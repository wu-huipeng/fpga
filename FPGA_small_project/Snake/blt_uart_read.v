==> flow/design.v <==
module Blt_Uart_Read(
	input					clk,
	input					rst,
	output				ack,			 
	output[7:0]				data_out,		 
	input					blt_rx
);
parameter	CYCLE				= 50 * 1000_000 / 115200;
localparam		S_IDLE	=	'd1;
localparam		S_START	=	'd2;
localparam		S_DATA	=	'd3;
localparam		S_STOP	=	'd4;		
reg[2:0]	state , next_state;
reg 		blt_rx_d0 , blt_rx_d1;
reg[23:0]	clk_cnt;
reg[7:0]	data_reg;
reg[3:0]	data_bit;
wire	blt_edge;
assign blt_edge 	= 	((~blt_rx_d0) & blt_rx_d1);
assign data_out 	= 	data_reg;
assign ack 		= 	(state == S_STOP && state != next_state) ? 1'b1 : 1'b0;
always@(posedge clk or negedge rst)
begin
	if(rst == 1'b0)
		begin
			blt_rx_d0 <= 1'b1;
			blt_rx_d1 <= 1'b1;
		end
	else
		begin
			blt_rx_d0 <= blt_rx;
			blt_rx_d1 <= blt_rx_d0;
		end
end
always@(posedge clk or negedge rst)
begin
	if(rst == 1'b0)
		state <= S_IDLE;
	else
		state <= next_state;
end
always@(*)
begin
	case(state)
	S_IDLE:
		if(blt_edge == 1'b1)
			next_state <= S_START;
		else
			next_state <= S_IDLE;
	S_START:
		if(clk_cnt >= CYCLE)
			next_state <= S_DATA;
		else
			next_state <= S_START;
	S_DATA:
		if(clk_cnt >= CYCLE && data_bit == 'd7)
			next_state <= S_STOP;
		else
			next_state <= S_DATA;
	S_STOP:
		if(clk_cnt >= CYCLE)
			next_state <= S_IDLE;
		else
			next_state <= S_STOP;
	default:
		next_state <= S_IDLE;
	endcase
end
always@(posedge clk or negedge rst)
begin
	if(rst == 1'b0)
		clk_cnt <= 'd0;
	else if(clk_cnt >= CYCLE)
		clk_cnt <= 'd0;
	else if(state == S_IDLE)
		clk_cnt <= 'd0;
	else
		clk_cnt <= clk_cnt + 1'b1;
end
always@(posedge clk or negedge rst)
begin
	if(rst == 1'b0)
		data_bit <= 'd0;
	else if(state == S_DATA)
		if(clk_cnt >= CYCLE)
			data_bit <= data_bit + 1'b1;
		else
			data_bit <= data_bit;
	else
		data_bit <= 'd0;
end
always@(posedge clk or negedge rst)
begin
	if(rst == 1'b0)
		data_reg <= 'd0;
	else if(state == S_DATA)
		if(clk_cnt == 'd250)
			data_reg <= {blt_rx,data_reg[7:1]};
		else
			data_reg <= data_reg;
	else
		data_reg <= data_reg;
end
endmodule
### Step by step through the tools: Blt_Uart_Read

What the tools print for Blt_Uart_Read, step after step.
Line numbers count from 1 in the design file above.
Not given: -

* design top: Blt_Uart_Read
* clock port: clk
* cell library: sky130hd
* corner: tt_025C_1v80

### Word-level counts

Source: Yosys, flattened and elaborated, memories not mapped. Widths are those after wreduce. Registers that Yosys merges into a memory's read port (data or address) are not register bits. Print and check cells do not count. Equal cells are merged and count once.

* memory bits (read-only): 0
* bits in writable memories: 0
* memories: 0
* word width x clocked read ports: 0
* input port bits: 3
* flip-flop bits (word level): 41
* output and inout bits: 9
* latch bits: 0
* elaborated cells: 32

* multipliers: 0
* muxes and demuxes: 10
* reductions and logical operators: 3
* bitwise logic cells: 2
* $add $sub $neg: 2
* div/mod/pow operators: 0
* shift-type cells: 0
* $lt $le $gt $ge: 1
* equal/unequal tests: 8

Operators by type and width (count)
* 2-to-1 mux 24 bit: 2
* adder 24 x 1 -> 24 bit (second input constant): 1
* equality test 24 x 8 -> 1 bit (second input constant): 1
* greater-or-equal comparator 24 x 9 -> 1 bit (second input constant): 1
* case mux 3 bit (select 4 bit): 1
* 2-to-1 mux 4 bit: 2
* equality test 3 x 2 -> 1 bit (second input constant): 2
* 2-to-1 mux 3 bit: 2
* adder 4 x 1 -> 4 bit (second input constant): 1
* equality test 4 x 3 -> 1 bit (second input constant): 1
* equality test 3 x 1 -> 1 bit (second input constant): 1
* inequality test 3 bit: 1
* equality test 3 bit (second input constant): 1
* logical AND 1 bit: 2
* inequality test 2 bit (second input constant): 1
* AND reduction 2 bit: 1
* 2-to-1 mux 2 bit: 1
* 2-to-1 mux 1 bit: 2
* AND 1 bit: 1
* inverter 1 bit: 1

### Logic depth

Yosys ltp: most cells in a row. Word level: on the elaborated netlist, between registers, memories and ports. Mapped: between sequential cells and ports; inverters and the memories' decode and read muxes count.

* depth in word-level cells: 7
* ABC_AREA: 0
* mapped depth: 6
* depth with buffers taken out: 6

### Mapped cells and area

Yosys stat after the flow's synthesis: flattened, memories mapped to cells. It holds for the ABC_AREA given above (unset counts as 0); a run with the other value may have another netlist.

* sequential part of the area: 1029.7 um2
* chip area (Yosys): 1622.8 um2
* flip-flop cells: 41
* buffer cells: 1
* standard cells after synthesis: 131

Cell types
* sky130_fd_sc_hd__dfrtp_1: count 38, area in all 950.912 um2
* sky130_fd_sc_hd__mux2_2: count 8, area in all 90.086 um2
* sky130_fd_sc_hd__dfstp_2: count 3, area in all 78.826 um2
* sky130_fd_sc_hd__nor2_1: count 15, area in all 56.304 um2
* sky130_fd_sc_hd__ha_1: count 3, area in all 37.536 um2
* sky130_fd_sc_hd__xor2_1: count 4, area in all 35.034 um2
* sky130_fd_sc_hd__nand2_1: count 8, area in all 30.029 um2
* sky130_fd_sc_hd__nand3_1: count 6, area in all 30.029 um2
* sky130_fd_sc_hd__xnor2_1: count 3, area in all 26.275 um2
* sky130_fd_sc_hd__a21oi_1: count 5, area in all 25.024 um2
* sky130_fd_sc_hd__nand2b_1: count 4, area in all 25.024 um2
* sky130_fd_sc_hd__nand4_1: count 4, area in all 25.024 um2
* sky130_fd_sc_hd__nor4_1: count 4, area in all 25.024 um2
* sky130_fd_sc_hd__o21ai_0: count 4, area in all 20.019 um2
* sky130_fd_sc_hd__and3b_1: count 2, area in all 17.517 um2
* sky130_fd_sc_hd__nor3_4: count 1, area in all 16.266 um2
* sky130_fd_sc_hd__nor3_1: count 3, area in all 15.014 um2
* sky130_fd_sc_hd__a2111o_1: count 1, area in all 11.261 um2

Not listed: further types 15, cells in them 15.

### Path before layout

Source: OpenSTA report_checks on the synthesized netlist (no wires, ideal clock, input and output delay 20% of the period each), path of least setup slack; recovery checks are left aside. Register names are those of the netlist, which keeps one name where synthesis merged equal registers.

* path type: flip-flop to flip-flop
* start: register clk_cnt[15]
* end: register data_reg[7]
* launch time at the first pin: 0 ps
* data required time: 1965 ps
* buffers on the path: 0
* delay of the path: 1760 ps
* driving pins on the path: 5
* setup slack: 330 ps
* setup time: 125 ps
* period: 2090 ps
* arrival time: 1635 ps
* period reached after synthesis: 1760 ps

"delay of the path" is the arrival time less input delay plus setup time.
"driving pins on the path" counts driving pins, that of a launching flip-flop among them; a cell with two outputs on the path counts twice.
"period reached after synthesis" = period - worst setup slack (recovery checks aside). The figure is calculated, with input and output delays left at 20% of the set period.
The rows between start and end are the longest chain of elaborated cells between them; the timing report does not say that the signal goes this way. Where chains are equally long, one stands for them.
A line is the first line of the expression or statement that the cell stems from. Yosys adds cells for indexed reads and writes and turns some case tables into memories.
A register here has more assigning lines than the two given.

* cell sequence: sky130_fd_sc_hd__dfrtp_1 sky130_fd_sc_hd__nor4_1 sky130_fd_sc_hd__nand4_1 sky130_fd_sc_hd__nor3_4 sky130_fd_sc_hd__mux2_2
* cells in the longest elaborated chain: 2
* elaborated cells between the ends (all ways): 2
* RTL lines with such cells: 1
* classes of those cells: eq/ne (1); reduce/logical (1)

RTL lines, path post-synthesis
* from (decl): line 15 `reg[23:0] clk_cnt;`
* from (assign): line 72 `clk_cnt <= 'd0;`
* from (assign): line 78 `clk_cnt <= clk_cnt + 1'b1;`
* equality test 24 x 8 -> 1 bit: line 97 `if(clk_cnt == 'd250)`
* AND reduction 2 bit
* to (assign): line 98 `data_reg <= {blt_rx,data_reg[7:1]};`
* to (assign): line 100 `data_reg <= data_reg;`
* to (decl): line 16 `reg[7:0] data_reg;`

### Worst path after layout

Path of least setup slack in the final report of record 1 (OpenROAD, finished layout, wires in). Where an end is a register, its clock arrival counts in the times.
The path's times are printed in steps of 10 ps; the period is the one set.

* path type: flip-flop to output port
* start: register clk_cnt[18]
* end: output port ack
* buffers on the path: 2
* period: 2120 ps
* arrival time: 1680 ps
* data required time: 1700 ps
* launch time at the first pin: 290 ps
* external output delay: 420 ps
* driving pins on the path: 7
* setup slack: 20 ps

The rows between start and end are the longest chain of elaborated cells between them; the timing report does not say that the signal goes this way. Where chains are equally long, one stands for them.
A register here has more assigning lines than the two given.

* cell sequence: sky130_fd_sc_hd__dfrtp_1 sky130_fd_sc_hd__nor4_2 sky130_fd_sc_hd__buf_4 sky130_fd_sc_hd__nand4_1 sky130_fd_sc_hd__nor2_2 sky130_fd_sc_hd__nor2_1 sky130_fd_sc_hd__clkdlybuf4s15_1
* cells in the longest elaborated chain: 7
* elaborated cells between the ends (all ways): 9
* classes of those cells: compare (1); eq/ne (1); mux (5); reduce/logical (2)

RTL lines, path after layout
* from (decl): line 15 `reg[23:0] clk_cnt;`
* from (assign): line 72 `clk_cnt <= 'd0;`
* from (assign): line 78 `clk_cnt <= clk_cnt + 1'b1;`
* greater-or-equal comparator 24 x 9 -> 1 bit: line 56 `if(clk_cnt >= CYCLE && data_bit == 'd7)`
* logical AND 1 bit: line 56
* 2-to-1 mux 3 bit: line 56
* case mux 3 bit (select 4 bit): line 44 `case(state)`
* inequality test 3 bit: line 21 `assign ack = (state == S_STOP && state != next_state) ? 1'b1 : 1'b0;`
* logical AND 1 bit: line 21
* 2-to-1 mux 1 bit: line 21
* to (decl): line 4 `output ack,`

==> runs of Blt_Uart_Read <==
Settings and measured results of 2 stored flow runs for module Blt_Uart_Read (sky130hd), not sorted in any way. The constraints put input and output delay at 20% of the set period each and load the outputs with 0.01 pF.
"clock period achieved" means the clock period less the worst setup slack. The figure is calculated, with input and output delays left at 20% of the set period.
"worst setup path time" means the part of the period allowed to the worst setup path (the constraints hold back 20% at inputs and 20% at outputs) less its slack; where the path has registers, the arrival times of their clocks count too.
"total power of the final layout": no workload was simulated; the value follows from the tool's default switching activity.
"worst setup path time" is known to 10 ps.

### Record 1

==> flow/run.sh <==
#!/bin/bash
# the make line also repeats the synthesis and layout settings of config.mk as NAME=value (left out here)
make -C /OpenROAD-flow-scripts/flow DESIGN_CONFIG=/design/flow/config.mk WORK_HOME=/design/flow/orfs CLKGATE_MAP_FILE= finish
==> flow/config.mk <==
export PLATFORM = sky130hd
export DESIGN_NAME = Blt_Uart_Read
export DESIGN_NICKNAME = Blt_Uart_Read
export VERILOG_FILES = /design/flow/design.v
export SDC_FILE = /design/flow/constraint.sdc
export NUM_CORES = 4
export LEC_CHECK = 0
export CAP_MARGIN = 20
export CORE_MARGIN = 2
export CORE_UTILIZATION = 40
export SETUP_SLACK_MARGIN = -0.12
export SLEW_MARGIN = 20
==> flow/constraint.sdc <==
create_clock -name core_clock -period 2.12 [get_ports {clk}]
set_input_delay 0.4240 -clock core_clock [delete_from_list [all_inputs] [get_ports {clk}]]
set_output_delay 0.4240 -clock core_clock [all_outputs]
set_load 0.01 [all_outputs]

Results of record 1:
- Synthesized cell area: 1622.8 um2
- Standard-cell area after layout: 2117.0 um2
- Total power of the final layout: 1.584 mW
- Die footprint: 4582.6 um2
- Clock period achieved: 2103 ps
- Setup slack of the worst path: 17 ps
- Worst setup path time: 1680 ps
- Kind of the worst setup path: flip-flop to output port

### Record 2

==> flow/run.sh <==
#!/bin/bash
# the make line also repeats the synthesis and layout settings of config.mk as NAME=value (left out here)
make -C /OpenROAD-flow-scripts/flow DESIGN_CONFIG=/design/flow/config.mk WORK_HOME=/design/flow/orfs CLKGATE_MAP_FILE= finish
==> flow/config.mk <==
export PLATFORM = sky130hd
export DESIGN_NAME = Blt_Uart_Read
export DESIGN_NICKNAME = Blt_Uart_Read
export VERILOG_FILES = /design/flow/design.v
export SDC_FILE = /design/flow/constraint.sdc
export NUM_CORES = 4
export LEC_CHECK = 0
export CAP_MARGIN = 20
export CELL_PAD_IN_SITES_GLOBAL_PLACEMENT = 2
export CORE_ASPECT_RATIO = 1.37
export CORE_MARGIN = 9
export CORE_UTILIZATION = 50
export CTS_CLUSTER_DIAMETER = 92
export GPL_TIMING_DRIVEN = 1
export MAX_ROUTING_LAYER = met4
export PLACE_DENSITY_LB_ADDON = 0.03
export SETUP_SLACK_MARGIN = -0.06
export SLEW_MARGIN = 20
==> flow/constraint.sdc <==
create_clock -name core_clock -period 2.34 [get_ports {clk}]
set_input_delay 0.4680 -clock core_clock [delete_from_list [all_inputs] [get_ports {clk}]]
set_output_delay 0.4680 -clock core_clock [all_outputs]
set_load 0.01 [all_outputs]

Results of record 2:
- Synthesized cell area: 1622.8 um2
- Die footprint: 5645.6 um2
- Worst setup path time: 2260 ps
- Kind of the worst setup path: flip-flop to flip-flop
- Clock period achieved: 2262 ps
- Setup slack of the worst path: 78 ps
- Total power of the final layout: 1.417 mW
- Standard-cell area after layout: 2069.5 um2
